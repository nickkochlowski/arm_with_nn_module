==> flow/design.v <==
package fsm_pkg_1;
	typedef enum logic [2:0] {s0 = 3'b000, 
				s1 = 3'b001, 
				s2 = 3'b010,
				s3 = 3'b011,
				s4 = 3'b100, 
				  XX = 3'bxxx} state_1;
endpackage
package fsm_pkg_2;
	typedef enum logic [4:0] {s0 = 5'b00000,
				s1 = 5'b00001, 
				s2 = 5'b00010,
				s3 = 5'b00011,
				s4 = 5'b00100, 
				s5 = 5'b00101, 
				s6 = 5'b00110, 
				s7 = 5'b00111, 
				s8 = 5'b01000, 
				s9 = 5'b01001, 
				s10 = 5'b01010, 
				s11 = 5'b01011, 
				s12 = 5'b01100, 
				s13 = 5'b01101, 
				s14 = 5'b01110,
				s15 = 5'b01111,
				s16 = 5'b10000,
				XX = 5'bxxxxx} state_2;
endpackage
module fifo (input logic [7:0] data_in,  
              input logic clk, rst, rd, wr,
              output logic empty, full,
              output logic [7:0] fifo_cnt,  
              output logic [7:0] data_out);
  logic [7:0] fifo_ram[31:0];  
  logic [3:0] rd_ptr, wr_ptr;  
  assign empty = (fifo_cnt == 8'h0);
  assign full = (fifo_cnt == 8'h20);
  always @( posedge clk )
    if( rst )
      begin
        wr_ptr <= 0;  
        rd_ptr <= 0;  
        fifo_cnt <= 0;  
        data_out <= 0;
      end
    else
      begin
        if((wr && !full)||(wr && rd && !empty))  
          begin
            fifo_ram[wr_ptr] <= data_in;  
            wr_ptr <= wr_ptr + 1'b1;  
            if (!(rd && !empty)) fifo_cnt <= fifo_cnt + 1'b1;  
          end
        if(rd && !empty)  
          begin
            data_out <= fifo_ram[rd_ptr];
            rd_ptr <= rd_ptr + 1'b1;
            if (!wr) fifo_cnt <= fifo_cnt - 1'b1;
          end
        if(rd && empty)  
          begin
            data_out <= 0;
          end
      end
endmodule
module weight_fifos_16(input logic clk, reset, 
                      input logic [15:0] rd, wr,
                      input logic [7:0] data_in,
                      output logic [15:0] empty, full,
                      output logic [7:0] q0, q1, q2, q3, q4, q5, q6, q7, q8, q9, q10, q11, q12, q13, q14, q15);
	fifo f1(data_in, clk, reset, rd[0], wr[0], empty[0], full[0], fifo_cnt1, q0);
	fifo f2(data_in, clk, reset, rd[1], wr[1], empty[1], full[1], fifo_cnt2, q1);
	fifo f3(data_in, clk, reset, rd[2], wr[2], empty[2], full[2], fifo_cnt3, q2);
	fifo f4(data_in, clk, reset, rd[3], wr[3], empty[3], full[3], fifo_cnt4, q3);
	fifo f5(data_in, clk, reset, rd[4], wr[4], empty[4], full[4], fifo_cnt5, q4);
	fifo f6(data_in, clk, reset, rd[5], wr[5], empty[5], full[5], fifo_cnt6, q5);
	fifo f7(data_in, clk, reset, rd[6], wr[6], empty[6], full[6], fifo_cnt7, q6);
	fifo f8(data_in, clk, reset, rd[7], wr[7], empty[7], full[7], fifo_cnt8, q7);
	fifo f9(data_in, clk, reset, rd[8], wr[8], empty[8], full[8], fifo_cnt9, q8);
	fifo f10(data_in, clk, reset, rd[9], wr[9], empty[9], full[9], fifo_cnt10, q9);
	fifo f11(data_in, clk, reset, rd[10], wr[10], empty[10], full[10], fifo_cnt11, q10);
	fifo f12(data_in, clk, reset, rd[11], wr[11], empty[11], full[11], fifo_cnt12, q11);
	fifo f13(data_in, clk, reset, rd[12], wr[12], empty[12], full[12], fifo_cnt13, q12);
	fifo f14(data_in, clk, reset, rd[13], wr[13], empty[13], full[13], fifo_cnt14, q13);
	fifo f15(data_in, clk, reset, rd[14], wr[14], empty[14], full[14], fifo_cnt15, q14);
	fifo f16(data_in, clk, reset, rd[15], wr[15], empty[15], full[15], fifo_cnt16, q15);
endmodule
# From RTL to reports: weight_fifos_16
# What the tools print for weight_fifos_16, step after step.
# Lines are those of the file above, counted from 1.
# Operators: Yosys type, input widths -> output width; for muxes data width and select width s.
# Not given: n/a
# design
top_module,weight_fifos_16
clk_port,clk
cell_library,sky130hd
corner,tt_025C_1v80

# Elaborated design
# Counts by Yosys on the flattened word-level netlist (proc, flatten, opt, wreduce; memories kept). Register bits leave out memories and registers merged into their read ports (data or address); mux counts leave out enables and synchronous resets folded into registers. Print and check cells are left out. Cells with the same type and inputs are merged into one.
# Memory sizes are those after Yosys's memory passes, which may raise the word count (mostly to a power of two), join words into wider ones and drop unused or constant bits.
# classes
n_shift,0
reduce_and_logical,160
n_mux,160
n_logic,0
n_eq,16
n_addsub,64
mul,0
n_cmp,0
div,0
# ops
cell,count
$mux 8,96
$mux 5,32
$add 4x1->4 const B,32
$add 8x1->8 const B,16
$sub 8x1->8 const B,16
$eq 8x6->1 const B,16
$logic_not 8->1,16
$logic_and 1x1->1,80
$logic_not 1->1,32
$reduce_or 2->1,16
$mux 1,32
$logic_or 1x1->1,16
# bits
elab_cells,464
register_bits,256
input_bits,42
latchBits,0
memories,16
clocked_rd_ports_x_width,128
rom_bits,0
mem_bits_rw,4096
# mem_list
name,size,width,read_ports,wr,line_no,source
f1.fifo_ram,32,8,1,1,34,logic [7:0] fifo_ram[31:0];
f10.fifo_ram,32,8,1,1,34,
f11.fifo_ram,32,8,1,1,34,
f12.fifo_ram,32,8,1,1,34,
f13.fifo_ram,32,8,1,1,34,
f14.fifo_ram,32,8,1,1,34,
# Further memories, not shown: 10.

# Logic depth
# Yosys ltp: most cells in a row. Word level: on the elaborated netlist, between registers, memories and ports. Mapped: between sequential cells and ports; inverters and the memories' decode and read muxes count.
# logic_depth
word_depth,7
abc_area,0
depth_mapped,9
depth_no_buf,8

# Synthesis result
# Yosys stat after the flow's synthesis: flattened, memories mapped to cells. It holds for the ABC_AREA given above (unset counts as 0); a run with the other value may have another netlist.
# The area totals of this step are shown rounded.
# mapped
synth_area_um2,98820
flip_flops,2432
mapped_cells,5901
n_buf,350
seq_area_um2,69190
# types
cell,count,area_total_um2
sky130_fd_sc_hd__edfxtp_1,2048,6.15E+04
sky130_fd_sc_hd__mux4_2,512,1.15E+04
sky130_fd_sc_hd__dfxtp_1,384,7.69E+03
sky130_fd_sc_hd__nor2_1,574,2.15E+03
sky130_fd_sc_hd__mux2i_1,163,1.63E+03
sky130_fd_sc_hd__ha_1,128,1.6E+03
sky130_fd_sc_hd__nand2_1,245,919.632
sky130_fd_sc_hd__xnor2_1,87,761.981
sky130_fd_sc_hd__xor2_1,86,753.222
sky130_fd_sc_hd__clkbuf_1,191,716.938
sky130_fd_sc_hd__a21oi_1,131,655.629
sky130_fd_sc_hd__a211oi_1,79,593.069
sky130_fd_sc_hd__nor2b_1,87,544.272
sky130_fd_sc_hd__o21ai_0,104,520.499
sky130_fd_sc_hd__a2111oi_0,54,472.954
sky130_fd_sc_hd__buf_2,91,455.437
sky130_fd_sc_hd__inv_1,116,435.418
sky130_fd_sc_hd__nor3_1,84,420.403
# Not listed: further types 72, cells in them 737.
# By module: a second synthesis without flattening, with its own total; a netlist apart from the flattened one above.
# hier_totals
cells_unflattened,5728
area_unflattened_um2,101900
# Rows give one instance, submodules left out.
# modules
mod,instances,mod_area_um2,cells,mod_seq_area_um2
fifo,16,6369,358,4324
weight_fifos_16,1,0.0,0,0.0

# Worst setup path after synthesis
# OpenSTA on the mapped netlist: ideal clock, no wires. The path of least setup slack (recovery checks aside). Input and output delay are each 20% of the period. Register names are those of the netlist, which keeps one name where synthesis merged equal registers.
# synth_path
path_type,register to register
start,register f15.fifo_cnt[0]
end,memory f15.fifo_ram[3][0]
setup_slack_ns,0.530
t_arrival_ns,2.470
clock_period_ns,3.37
t_first_pin_ns,0.000
required_time_ns,3.000
setup_ns,0.370
path_delay_ns,2.840
path_stages,8
synth_period_reached_ns,2.84
# "path_delay_ns" is the arrival time less input delay plus setup time.
# "path_stages": output pins that drive a net of the path, with the launching flip-flop's if there is one; two outputs of one cell count as two.
# "synth_period_reached_ns" is the clock period less the worst setup slack; recovery checks do not enter. This is arithmetic on one report: input and output delays are still those of the set period (20% each).
# Between the ends stands the longest chain of elaborated cells between them, by number of cells; it is not shown to be the way that was timed. Of several equally long chains one is given.
# A line is the first line of the expression or statement that the cell stems from. Yosys adds cells for indexed reads and writes and turns some case tables into memories.
# At most two assigning lines are given for a register; there are more.
# The path ends at the enable pin of a flip-flop; only ways to that pin are counted.
# synth_between
cell_sequence,sky130_fd_sc_hd__dfxtp_1 sky130_fd_sc_hd__clkbuf_1 sky130_fd_sc_hd__inv_1 sky130_fd_sc_hd__ha_1 sky130_fd_sc_hd__nor3b_1 sky130_fd_sc_hd__a31oi_1 sky130_fd_sc_hd__or3b_2 sky130_fd_sc_hd__nor2_1
elab_chain_len,6
# synth_lines
element,line_no,source
start: declaration,32,"output logic [7:0] fifo_cnt,"
start: assignment,52,if (!(rd && !empty)) fifo_cnt <= fifo_cnt + 1'b1;
start: assignment,58,if (!wr) fifo_cnt <= fifo_cnt - 1'b1;
$eq 8x6->1,37,assign full = (fifo_cnt == 8'h20);
$logic_not 1->1,48,if((wr && !full)||(wr && rd && !empty))
$logic_and 1x1->1,48,
$logic_or 1x1->1,48,
$mux 5,48,
$mux 5,39,if( rst )
end: declaration,34,logic [7:0] fifo_ram[31:0];

# Path in the finished layout
# From the final timing report of entry A: the path of least setup slack in the routed layout; clock arrival at registers is part of the times.
# layout_path
path_type,register to output
start,register f4.fifo_cnt[1]
end,output empty[3]
clock_period_ns,4.12
required_time_ns,3.30
t_first_pin_ns,0.81
setup_slack_ns,0.11
t_arrival_ns,3.19
path_stages,6
# Between the ends stands the longest chain of elaborated cells between them, by number of cells; it is not shown to be the way that was timed. Of several equally long chains one is given.
# At most two assigning lines are given for a register; there are more.
# layout_between
cell_sequence,sky130_fd_sc_hd__dfxtp_1 sky130_fd_sc_hd__inv_1 sky130_fd_sc_hd__ha_1 sky130_fd_sc_hd__or4b_2 sky130_fd_sc_hd__nor3_4 sky130_fd_sc_hd__clkdlybuf4s50_1
elab_chain_len,1
# layout_lines
element,line_no,source
start: declaration,32,"output logic [7:0] fifo_cnt,"
start: assignment,52,if (!(rd && !empty)) fifo_cnt <= fifo_cnt + 1'b1;
start: assignment,58,if (!wr) fifo_cnt <= fifo_cnt - 1'b1;
$logic_not 8->1,36,assign empty = (fifo_cnt == 8'h0);
end: declaration,69,"output logic [15:0] empty, full,"

# Flow runs of weight_fifos_16

weight_fifos_16 through Yosys and OpenROAD on sky130hd: 2 stored runs, unordered, with their settings and measured results. The constraints put input and output delay at 20% of the set period each and load the outputs with 0.01 pF.
"period_less_ws_ns" is the run's clock period less its worst setup slack. It is reckoned from that one timing run; input and output delays stay at 20% of the period that was set.
"worst_path_ns" is the time allowed to the run's worst setup path (the clock period less input and output delay, where it has them) less its slack. Clock arrival times count: a late capture clock shortens it, a late launch clock lengthens it.
"power_uw": no workload was simulated; the value follows from the tool's default switching activity.
Measured values are rounded.

Entry A, flow files:
==> flow/run.sh <==
#!/bin/bash
# the make line also repeats the synthesis and layout settings of config.mk as NAME=value (left out here)
make -C /OpenROAD-flow-scripts/flow DESIGN_CONFIG=/design/flow/config.mk WORK_HOME=/design/flow/orfs CLKGATE_MAP_FILE= finish
==> flow/config.mk <==
export PLATFORM = sky130hd
export DESIGN_NAME = weight_fifos_16
export DESIGN_NICKNAME = weight_fifos_16
export VERILOG_FILES = /design/flow/design.v
export SDC_FILE = /design/flow/constraint.sdc
export NUM_CORES = 4
export LEC_CHECK = 0
export CAP_MARGIN = 30
export CORE_MARGIN = 2
export CORE_UTILIZATION = 68
export CTS_CLUSTER_DIAMETER = 121
export PLACE_DENSITY = 0.38
export SLEW_MARGIN = 20
export TNS_END_PERCENT = 75
==> flow/constraint.sdc <==
create_clock -name core_clock -period 4.12 [get_ports {clk}]
set_input_delay 0.8240 -clock core_clock [delete_from_list [all_inputs] [get_ports {clk}]]
set_output_delay 0.8240 -clock core_clock [all_outputs]
set_load 0.01 [all_outputs]

==> results of entry A, as CSV <==
result,value
design_die_area_um2,148400
power_uw,64300
hold_worst_slack_ns,0.352
layout_utilization_frac,0.774
tns_ns,0.000
final_stdcell_area_um2,111400
worst_setup_slack_ns,0.109
synthesis_area_um2,98820
worst_path_ns,3.19
critical_path_kind,"register to output"
period_less_ws_ns,4.011

Entry B, flow files:
==> flow/run.sh <==
#!/bin/bash
# the make line also repeats the synthesis and layout settings of config.mk as NAME=value (left out here)
make -C /OpenROAD-flow-scripts/flow DESIGN_CONFIG=/design/flow/config.mk WORK_HOME=/design/flow/orfs CLKGATE_MAP_FILE= finish
==> flow/config.mk <==
export PLATFORM = sky130hd
export DESIGN_NAME = weight_fifos_16
export DESIGN_NICKNAME = weight_fifos_16
export VERILOG_FILES = /design/flow/design.v
export SDC_FILE = /design/flow/constraint.sdc
export NUM_CORES = 4
export LEC_CHECK = 0
export CAP_MARGIN = 20
export CORE_MARGIN = 2
export CORE_UTILIZATION = 40
export SETUP_SLACK_MARGIN = 0.18
export SLEW_MARGIN = 20
==> flow/constraint.sdc <==
create_clock -name core_clock -period 3.06 [get_ports {clk}]
set_input_delay 0.6120 -clock core_clock [delete_from_list [all_inputs] [get_ports {clk}]]
set_output_delay 0.6120 -clock core_clock [all_outputs]
set_load 0.01 [all_outputs]

==> results of entry B, as CSV <==
result,value
period_less_ws_ns,3.070
synthesis_area_um2,98820
layout_utilization_frac,0.477
power_uw,92780
worst_setup_slack_ns,-0.010
worst_path_ns,2.46
critical_path_kind,"register to output"
tns_ns,-0.010
design_die_area_um2,251000
final_stdcell_area_um2,117100
hold_worst_slack_ns,0.114
